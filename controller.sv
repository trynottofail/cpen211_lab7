==> flow/design.v <==
module controller(input clk, input rst_n, input [2:0] opcode, input [1:0] ALU_op, 
 		  input [1:0] shift_op, 
		  output waiting,
                  output [1:0] reg_sel, output [1:0] wb_sel, output w_en,
                  output en_A, output en_B, output en_C, output en_status,
                  output sel_A, output sel_B, output load_ir, output ram_w_en, 
		  output sel_addr, output clear_pc, output load_pc,
		  output load_addr);
  reg [3:0] state;
  reg [3:0] next_state;
  reg in_waiting;
  reg [1:0] in_reg_sel;
  reg [1:0] in_wb_sel;
  reg in_w_en;
  reg in_en_A;
  reg in_en_B;
  reg in_en_C;
  reg in_en_status;
  reg in_sel_A;
  reg in_sel_B;
  reg in_load_ir;
  reg in_ram_w_en;
  reg in_sel_addr;
  reg in_clear_pc;
  reg in_load_pc;
  reg in_load_addr;
  assign load_ir = in_load_ir;
  assign ram_w_en = in_ram_w_en;
  assign sel_addr = in_sel_addr;
  assign clear_pc = in_clear_pc;
  assign load_pc = in_load_pc;
  assign load_addr = in_load_addr;
  assign waiting = in_waiting;
  assign reg_sel = in_reg_sel;
  assign wb_sel = in_wb_sel;
  assign w_en = in_w_en;
  assign en_A = in_en_A;
  assign en_B = in_en_B;
  assign en_C = in_en_C;
  assign en_status = in_en_status;
  assign sel_A = in_sel_A;
  assign sel_B = in_sel_B;
  always @ (posedge clk) begin
    if(~rst_n) begin
      	next_state = 5'b00000;
	in_clear_pc = 1'b1;
	in_load_pc = 1'b1;
    end else begin
      case(state)
	5'b00000: begin  
		next_state = 5'b00001;
		in_waiting = 1'b1;
		in_reg_sel = 2'b11;
		in_wb_sel = 2'b00;		
		in_w_en = 1'b0;
		in_en_A = 1'b0;
		in_en_B = 1'b0;
		in_en_C = 1'b0;
		in_en_status = 1'b0;
		in_sel_A = 1'b0;
		in_sel_B = 1'b0;
		in_load_ir = 1'b0;
		in_ram_w_en = 1'b0;
		in_sel_addr = 1'b0;
		in_load_addr = 1'b0;
	end
	5'b00001: begin  
		next_state = 5'b00010;
		in_reg_sel = 2'b10;
		in_wb_sel = 2'b01;
		in_w_en = 1'b0;
		in_en_A = 1'b0;
		in_en_B = 1'b0;
		in_en_C = 1'b0;
		in_en_status = 1'b0;
		in_sel_A = 1'b0;
		in_sel_B = 1'b0;
		in_ram_w_en = 1'b0;  
		in_load_pc = 1'b0;
		in_clear_pc = 1'b0;	 
		in_sel_addr = 1'b1;	 
	        end 
	5'b00010: begin	
		 next_state = 5'b00011;
		 in_load_ir = 1'b1;
		 end
	5'b00011: begin  
		  next_state = 5'b00100;
		  in_load_ir = 1'b0;
	 	  in_sel_addr = 1'b0;
		  in_load_pc = 1'b1;
		 end
	5'b00100: begin  
		 in_waiting = 1'b0;
		 in_load_pc = 1'b0;
		  if ({opcode,ALU_op} == 5'b11010) next_state = 5'b00101;  
		  else if ({opcode,ALU_op} == 5'b11100) next_state = 5'b10010;   
		  else if (({opcode,ALU_op} == 5'b11000) | ({opcode,ALU_op} == 5'b10111)) begin  
			next_state = 5'b00111;
		  end 
		  else next_state = 5'b00110;  
		 end  
	5'b00101: begin  
			in_reg_sel = 2'b10;  
			in_wb_sel = 2'b10;  
			in_w_en = 1'b1;  
			next_state = 5'b00001;  
		    end
	5'b00110: begin 	 
		 	in_reg_sel = 2'b10;  
			in_en_A = 1'b1;  
			next_state = 5'b00111;  
		 end  
	5'b00111: begin  
			in_reg_sel = 2'b00;  
			in_en_A = 1'b0;  
			in_en_B = 1'b1;  
			if ({opcode,ALU_op} == 5'b10100) next_state = 5'b01000;
			else if ({opcode,ALU_op} == 5'b10101) next_state = 5'b01001;
			else if ({opcode,ALU_op} == 5'b10110) next_state = 5'b01010;
			else if ({opcode,ALU_op} == 5'b10111) next_state = 5'b01011;
		  	else if ({opcode,ALU_op} == 5'b01100) next_state = 5'b01000;   
			else if ({opcode,ALU_op} == 5'b10000) next_state = 5'b01000;   
			else next_state = 5'b01100;
		    end  
	5'b01000: begin  
		if ({opcode,ALU_op} == 5'b01100) begin  
		  in_en_B = 1'b0;  
		  in_sel_A = 1'b0;  
		  in_sel_B = 1'b1;  
		  in_en_C = 1'b1;  
		  next_state = 5'b01101;
		end
		else if ({opcode,ALU_op} == 5'b10000) begin  
		  in_en_B = 1'b0;   
		  in_sel_A = 1'b0;  
		  in_sel_B = 1'b1;  
		  in_en_C = 1'b1;   
		  next_state = 5'b01101;
		end
		else  
		begin
		  in_en_B = 1'b0;  
		  in_sel_A = 1'b0;  
		  in_sel_B = 1'b0;  
		  in_en_C = 1'b1;  
		  next_state =  5'b10011;
		end
	      end
	5'b01001: begin  
		in_en_B = 1'b0;  
		in_sel_A = 1'b0;  
		in_sel_B = 1'b0;  
		in_en_C = 1'b1;  
		in_en_status = 1'b1;  
		next_state = 5'b10011;
	      end
	5'b01010: begin  
		in_en_B = 1'b0;
		in_sel_A = 1'b0;  
		in_sel_B = 1'b0;  
		in_en_C = 1'b1;  
		next_state = 5'b10011;
 	      end
	5'b01011: begin  
		in_en_B = 1'b0;
		in_sel_A = 1'b1;  
		in_sel_B = 1'b0;  
		in_en_C = 1'b1;
		next_state = 5'b10011;
	      end
	5'b01100: begin  
		in_en_B = 1'b0;
		in_sel_A = 1'b1;  
		in_sel_B = 1'b0;  
		in_en_C = 1'b1;
		next_state = 5'b10011;
   	      end
	5'b01101: begin  
		in_en_C = 1'b0;  
		in_load_addr = 1'b1;   
		in_sel_addr = 1'b0;
		if ({opcode, ALU_op} == 5'b01100) next_state = 5'b01110;
		else if({opcode, ALU_op} == 5'b10000) next_state = 5'b01111;
		end
	5'b01110: begin  
		next_state = 5'b10011;
		in_load_addr = 1'b0;  
	      end
	5'b01111: begin  
		next_state = 5'b10000;
		in_load_addr = 1'b0;
		in_reg_sel = 2'b01;  
		in_en_B = 1'b1;   
	      end
	5'b10000: begin  
		next_state = 5'b10001;
		in_sel_A = 1'b1;  
		in_sel_B = 1'b0;  
		in_en_B = 1'b0;   
		in_en_C = 1'b1;  
		end
	5'b10001: begin  
		in_ram_w_en = 1'b1;
		next_state = 5'b00001;
		end
	5'b10010: next_state = 5'b10010;
	5'b10011: begin  
		 	if({opcode, ALU_op} == 5'b01100) begin
			 next_state = 5'b00001;
			 in_reg_sel = 2'b01;	 
			 in_wb_sel = 2'b11;	 
			 in_w_en = 1'b1;	 
			end
			in_w_en = 1'b1;  
			in_reg_sel = 2'b01;  
			in_wb_sel = 2'b00;  
			next_state = 5'b00001;  
		  end
	default: begin
		  state = 5'b00001;
		  next_state = 5'b00001;
		 end
      endcase
    end
   state <= next_state;
 end
endmodule
## Reports on controller

What the tools print for controller, step after step.
Lines are those of the file above, counted from 1.
Cell names lack the library's common part.
A cell with n/a has no value.

- Top module: controller
- Clock: clk
- Library: sky130hd
- Corner: tt_025C_1v80

## Word level

Yosys after proc, flatten, opt, wreduce and memory -nomap, before mapping. Memory bits, and registers merged into a memory's read port (data or address), are not among the register bits. Print and check cells are not counted. Equal cells are merged and count once.

- $lt $le $gt $ge: 0
- Shifts and indexed selects: 0
- Reduce/logical cells: 41
- Bitwise operators: 12
- Div/mod/pow operators: 0
- $add $sub $neg: 0
- Equal/unequal tests: 25
- Multiply operators: 0
- Multiplexer cells: 31

Operator list:

| kind | count |
|---|---|
| 13-bit OR reduction | 4 |
| 5-bit equality test (second input constant) | 8 |
| 4-bit parallel mux with 10-bit select | 1 |
| 12-bit OR reduction | 3 |
| 4-bit equality test (second input constant) | 8 |
| 1-bit parallel mux with 2-bit select | 12 |
| 3-bit two-way mux | 8 |
| 2-bit AND reduction | 11 |
| 4-bit by 3-bit equality test with 1-bit output (second input constant) | 4 |
| 4-bit two-way mux | 4 |
| 15-bit OR reduction | 1 |
| 3-bit OR reduction | 5 |
| 14-bit OR reduction | 1 |
| 7-bit OR reduction | 2 |
| 2-bit OR reduction | 6 |
| 6-bit OR reduction | 2 |
| 1-bit NOT | 11 |
| 10-bit OR reduction | 1 |
| 5-bit OR reduction | 2 |
| 9-bit OR reduction | 1 |
| 4-bit by 2-bit equality test with 1-bit output (second input constant) | 2 |
| 8-bit OR reduction | 1 |
| 2-bit parallel mux with 4-bit select | 1 |
| 2-bit parallel mux with 3-bit select | 1 |
| 5-bit by 4-bit equality test with 1-bit output (second input constant) | 1 |
| 4-bit by 1-bit equality test with 1-bit output (second input constant) | 1 |
| 4-bit logical NOT | 1 |
| 1-bit two-way mux | 4 |

Not listed: further kinds 2, cells in them 2.

- Memory bits (writable): 0
- Clocked read ports x word width: 0
- Bits in read-only memories: 0
- Input bits: 9
- Output and inout port bits: 18
- Memories: 0
- Word-level cells: 125
- Latch bits: 0
- Flip-flop bits (word level): 21

## Depth

Longest topological path by Yosys (ltp), each cell counted once; first at word level (registers and memories cut), then after technology mapping (sequential cells cut; the memories' decode and read muxes count).

- Word-level depth: 8
- ABC_AREA: 0
- Depth in mapped cells: 4
- Gate-level depth less buffers: 4

## Synthesis result

The flow's flattened synthesis, as Yosys stat reports it; memories are mapped. The netlist is that of the ABC_AREA named above (0 if unset); the other value can give another one.

Cell types:

| type | count | total area (µm²) |
|---|---|---|
| edfxtp_1 | 15 | 450.432 |
| dfxtp_1 | 18 | 360.346 |
| nor4_1 | 11 | 68.816 |
| nor3_1 | 9 | 45.043 |
| nand2b_1 | 6 | 37.536 |
| nand2_1 | 8 | 30.029 |
| nor2_1 | 8 | 30.029 |
| buf_6 | 2 | 22.522 |
| or4_1 | 3 | 22.522 |
| mux2i_1 | 2 | 20.019 |
| inv_1 | 5 | 18.768 |
| nand4_1 | 3 | 18.768 |
| nor4b_1 | 2 | 17.517 |
| or3b_2 | 2 | 17.517 |
| a21oi_1 | 3 | 15.014 |
| nor2b_1 | 2 | 12.512 |
| or2_2 | 2 | 12.512 |
| or4_4 | 1 | 11.261 |

Not listed: further types 20, cells in them 24.

- Cell area after synthesis: 0.0013738 mm²
- Buffers: 8
- Cells in the netlist: 126
- Sequential area: 0.0008108 mm²
- Flip-flop cells: 33

## Worst setup path after synthesis

OpenSTA on the mapped netlist: ideal clock, no wires. The path of least setup slack (recovery checks aside). Input and output delay are each 20% of the period. Register names are those of the netlist, which keeps one name where synthesis merged equal registers.

- Path kind: flip-flop to flip-flop
- Start: register state
- End: register in_en_status
- Time at the first pin: 0.000 ns
- Data arrival time: 1.577 ns
- Stages on the path: 5
- Delay of the path: 1.907 ns
- Setup time: 0.330 ns
- Path slack: 0.113 ns
- Path buffers: 1
- Clock period: 2.02 ns
- Required time: 1.690 ns
- Synthesis period reached: 1.907 ns

"delay of the path" = arrival - input delay + setup time.
"stages on the path": output pins that drive a net of the path, with the launching flip-flop's if there is one; two outputs of one cell count as two.
"synthesis period reached" = period - worst setup slack (recovery checks aside). The figure is calculated, with input and output delays left at 20% of the set period.
An end named without its bit number is one bit of that signal or, where synthesis recoded a state register, one of its new flip-flops.
Between the ends stands the longest chain of elaborated cells between them, by number of cells; it is not shown to be the way that was timed. Of several equally long chains one is given.
Each line given opens the expression or statement behind the cell; cells for indexed reads and writes are added by Yosys, which also makes memories of some case tables.
A register here has more assigning lines than the two given.
The path ends at the enable pin of a flip-flop; only ways to that pin are counted.

- Cell sequence: dfxtp_1 -> or4_1 -> clkbuf_2 -> nor4_1 -> nor4b_1
- Cells in the longest elaborated chain: 4
- Elaborated cells between the ends (all ways): 16
- Source lines of those cells: 1
- Those cells by class: eq/ne (13); logic (1); reduce/logical (2)

Ends and longest elaborated chain, after synthesis:

| item | line | text |
|---|---|---|
| start, declared | 9 | `reg [3:0] state;` |
| start, assigned | 221 | `state = 5'b00001;` |
| start, assigned | 226 | `state <= next_state;` |
| 4-bit equality test | 49 | `case(state)` |
| 13-bit OR reduction | n/a |  |
| 1-bit NOT | n/a |  |
| 2-bit AND reduction | n/a |  |
| end, assigned | 59 | `in_en_status = 1'b0;` |
| end, assigned | 75 | `in_en_status = 1'b0;` |
| end, declared | 18 | `reg in_en_status;` |

## Worst path after layout

From the final timing report of run A: the path of least setup slack in the routed layout; clock arrival at registers is part of the times.

- Path kind: flip-flop to flip-flop
- Start: register state
- End: register in_load_pc
- Setup time: 0.14 ns
- Path buffers: 1
- Data arrival time: 1.96 ns
- Stages on the path: 5
- Required time: 2.04 ns
- Time at the first pin: 0.28 ns
- Path slack: 0.08 ns
- Clock period: 1.9 ns

An end named without its bit number is one bit of that signal or, where synthesis recoded a state register, one of its new flip-flops.
Between the ends stands the longest chain of elaborated cells between them, by number of cells; it is not shown to be the way that was timed. Of several equally long chains one is given.
A register here has more assigning lines than the two given.

- Cell sequence: dfxtp_1 -> or4_1 -> buf_4 -> o41ai_2 -> o311ai_4
- Cells in the longest elaborated chain: 3
- Elaborated cells between the ends (all ways): 19
- Source lines of those cells: 1
- Those cells by class: eq/ne (15); mux (1); reduce/logical (3)

Ends and longest elaborated chain, after layout:

| item | line | text |
|---|---|---|
| start, declared | 9 | `reg [3:0] state;` |
| start, assigned | 221 | `state = 5'b00001;` |
| start, assigned | 226 | `state <= next_state;` |
| 4-bit by 3-bit equality test with 1-bit output | 49 | `case(state)` |
| 2-bit OR reduction | n/a |  |
| 1-bit parallel mux with 2-bit select | 49 |  |
| end, assigned | 47 | `in_load_pc = 1'b1;` |
| end, assigned | 79 | `in_load_pc = 1'b0;` |
| end, declared | 25 | `reg in_load_pc;` |

Wiki page: controller / flow data

Below are 2 stored runs of the flow (Yosys, OpenROAD; platform sky130hd) on controller, each with its settings and what was measured, unordered. Constraints: input delay and output delay 20% of the set period each, output load 0.01 pF.
"achieved clock period" is the run's clock period less its worst setup slack. It is reckoned from that one timing run; input and output delays stay at 20% of the period that was set.
"critical path time" means the part of the period allowed to the worst setup path (the constraints hold back 20% at inputs and 20% at outputs) less its slack; where the path has registers, the arrival times of their clocks count too.
"power consumption" rests on the timing tool's default activity at the inputs, not on a simulated workload.

### Run A

==> flow/run.sh <==
#!/bin/bash
# the make line also repeats the synthesis and layout settings of config.mk as NAME=value (left out here)
make -C /OpenROAD-flow-scripts/flow DESIGN_CONFIG=/design/flow/config.mk WORK_HOME=/design/flow/orfs CLKGATE_MAP_FILE= finish
==> flow/config.mk <==
export PLATFORM = sky130hd
export DESIGN_NAME = controller
export DESIGN_NICKNAME = controller
export VERILOG_FILES = /design/flow/design.v
export SDC_FILE = /design/flow/constraint.sdc
export NUM_CORES = 4
export LEC_CHECK = 0
export CAP_MARGIN = 20
export CORE_MARGIN = 2
export CORE_UTILIZATION = 25
export SLEW_MARGIN = 20
==> flow/constraint.sdc <==
create_clock -name core_clock -period 1.9 [get_ports {clk}]
set_input_delay 0.3800 -clock core_clock [delete_from_list [all_inputs] [get_ports {clk}]]
set_output_delay 0.3800 -clock core_clock [all_outputs]
set_load 0.01 [all_outputs]

Results of run A:
- Power consumption: 1453 uW
- Smallest hold slack: 0.469 ns
- Synthesis area: 0.0013738 mm²
- Achieved clock period: 1.821 ns
- Standard-cell area after layout: 0.0020019 mm²
- Setup slack of the worst path: 0.079 ns
- Die size: 0.0061043 mm²
- Critical path time: 1.82 ns
- Kind of the worst setup path: flip-flop to flip-flop
- Post-layout utilization: 0.385

### Run B

==> flow/run.sh <==
#!/bin/bash
# the make line also repeats the synthesis and layout settings of config.mk as NAME=value (left out here)
make -C /OpenROAD-flow-scripts/flow DESIGN_CONFIG=/design/flow/config.mk WORK_HOME=/design/flow/orfs CLKGATE_MAP_FILE= finish
==> flow/config.mk <==
export PLATFORM = sky130hd
export DESIGN_NAME = controller
export DESIGN_NICKNAME = controller
export VERILOG_FILES = /design/flow/design.v
export SDC_FILE = /design/flow/constraint.sdc
export NUM_CORES = 4
export LEC_CHECK = 0
export CAP_MARGIN = 20
export CELL_PAD_IN_SITES_DETAIL_PLACEMENT = 2
export CELL_PAD_IN_SITES_GLOBAL_PLACEMENT = 3
export CORE_ASPECT_RATIO = 0.94
export CORE_MARGIN = 2
export CORE_UTILIZATION = 65
export GPL_TIMING_DRIVEN = 1
export MIN_ROUTING_LAYER = met1
export PLACE_DENSITY_LB_ADDON = 0.11
export SETUP_SLACK_MARGIN = 0.25
export SLEW_MARGIN = 30
export TNS_END_PERCENT = 10
==> flow/constraint.sdc <==
create_clock -name core_clock -period 2.2 [get_ports {clk}]
set_input_delay 0.4400 -clock core_clock [delete_from_list [all_inputs] [get_ports {clk}]]
set_output_delay 0.4400 -clock core_clock [all_outputs]
set_load 0.01 [all_outputs]

Outcome of run B: incomplete, placement halted on FLW-0024
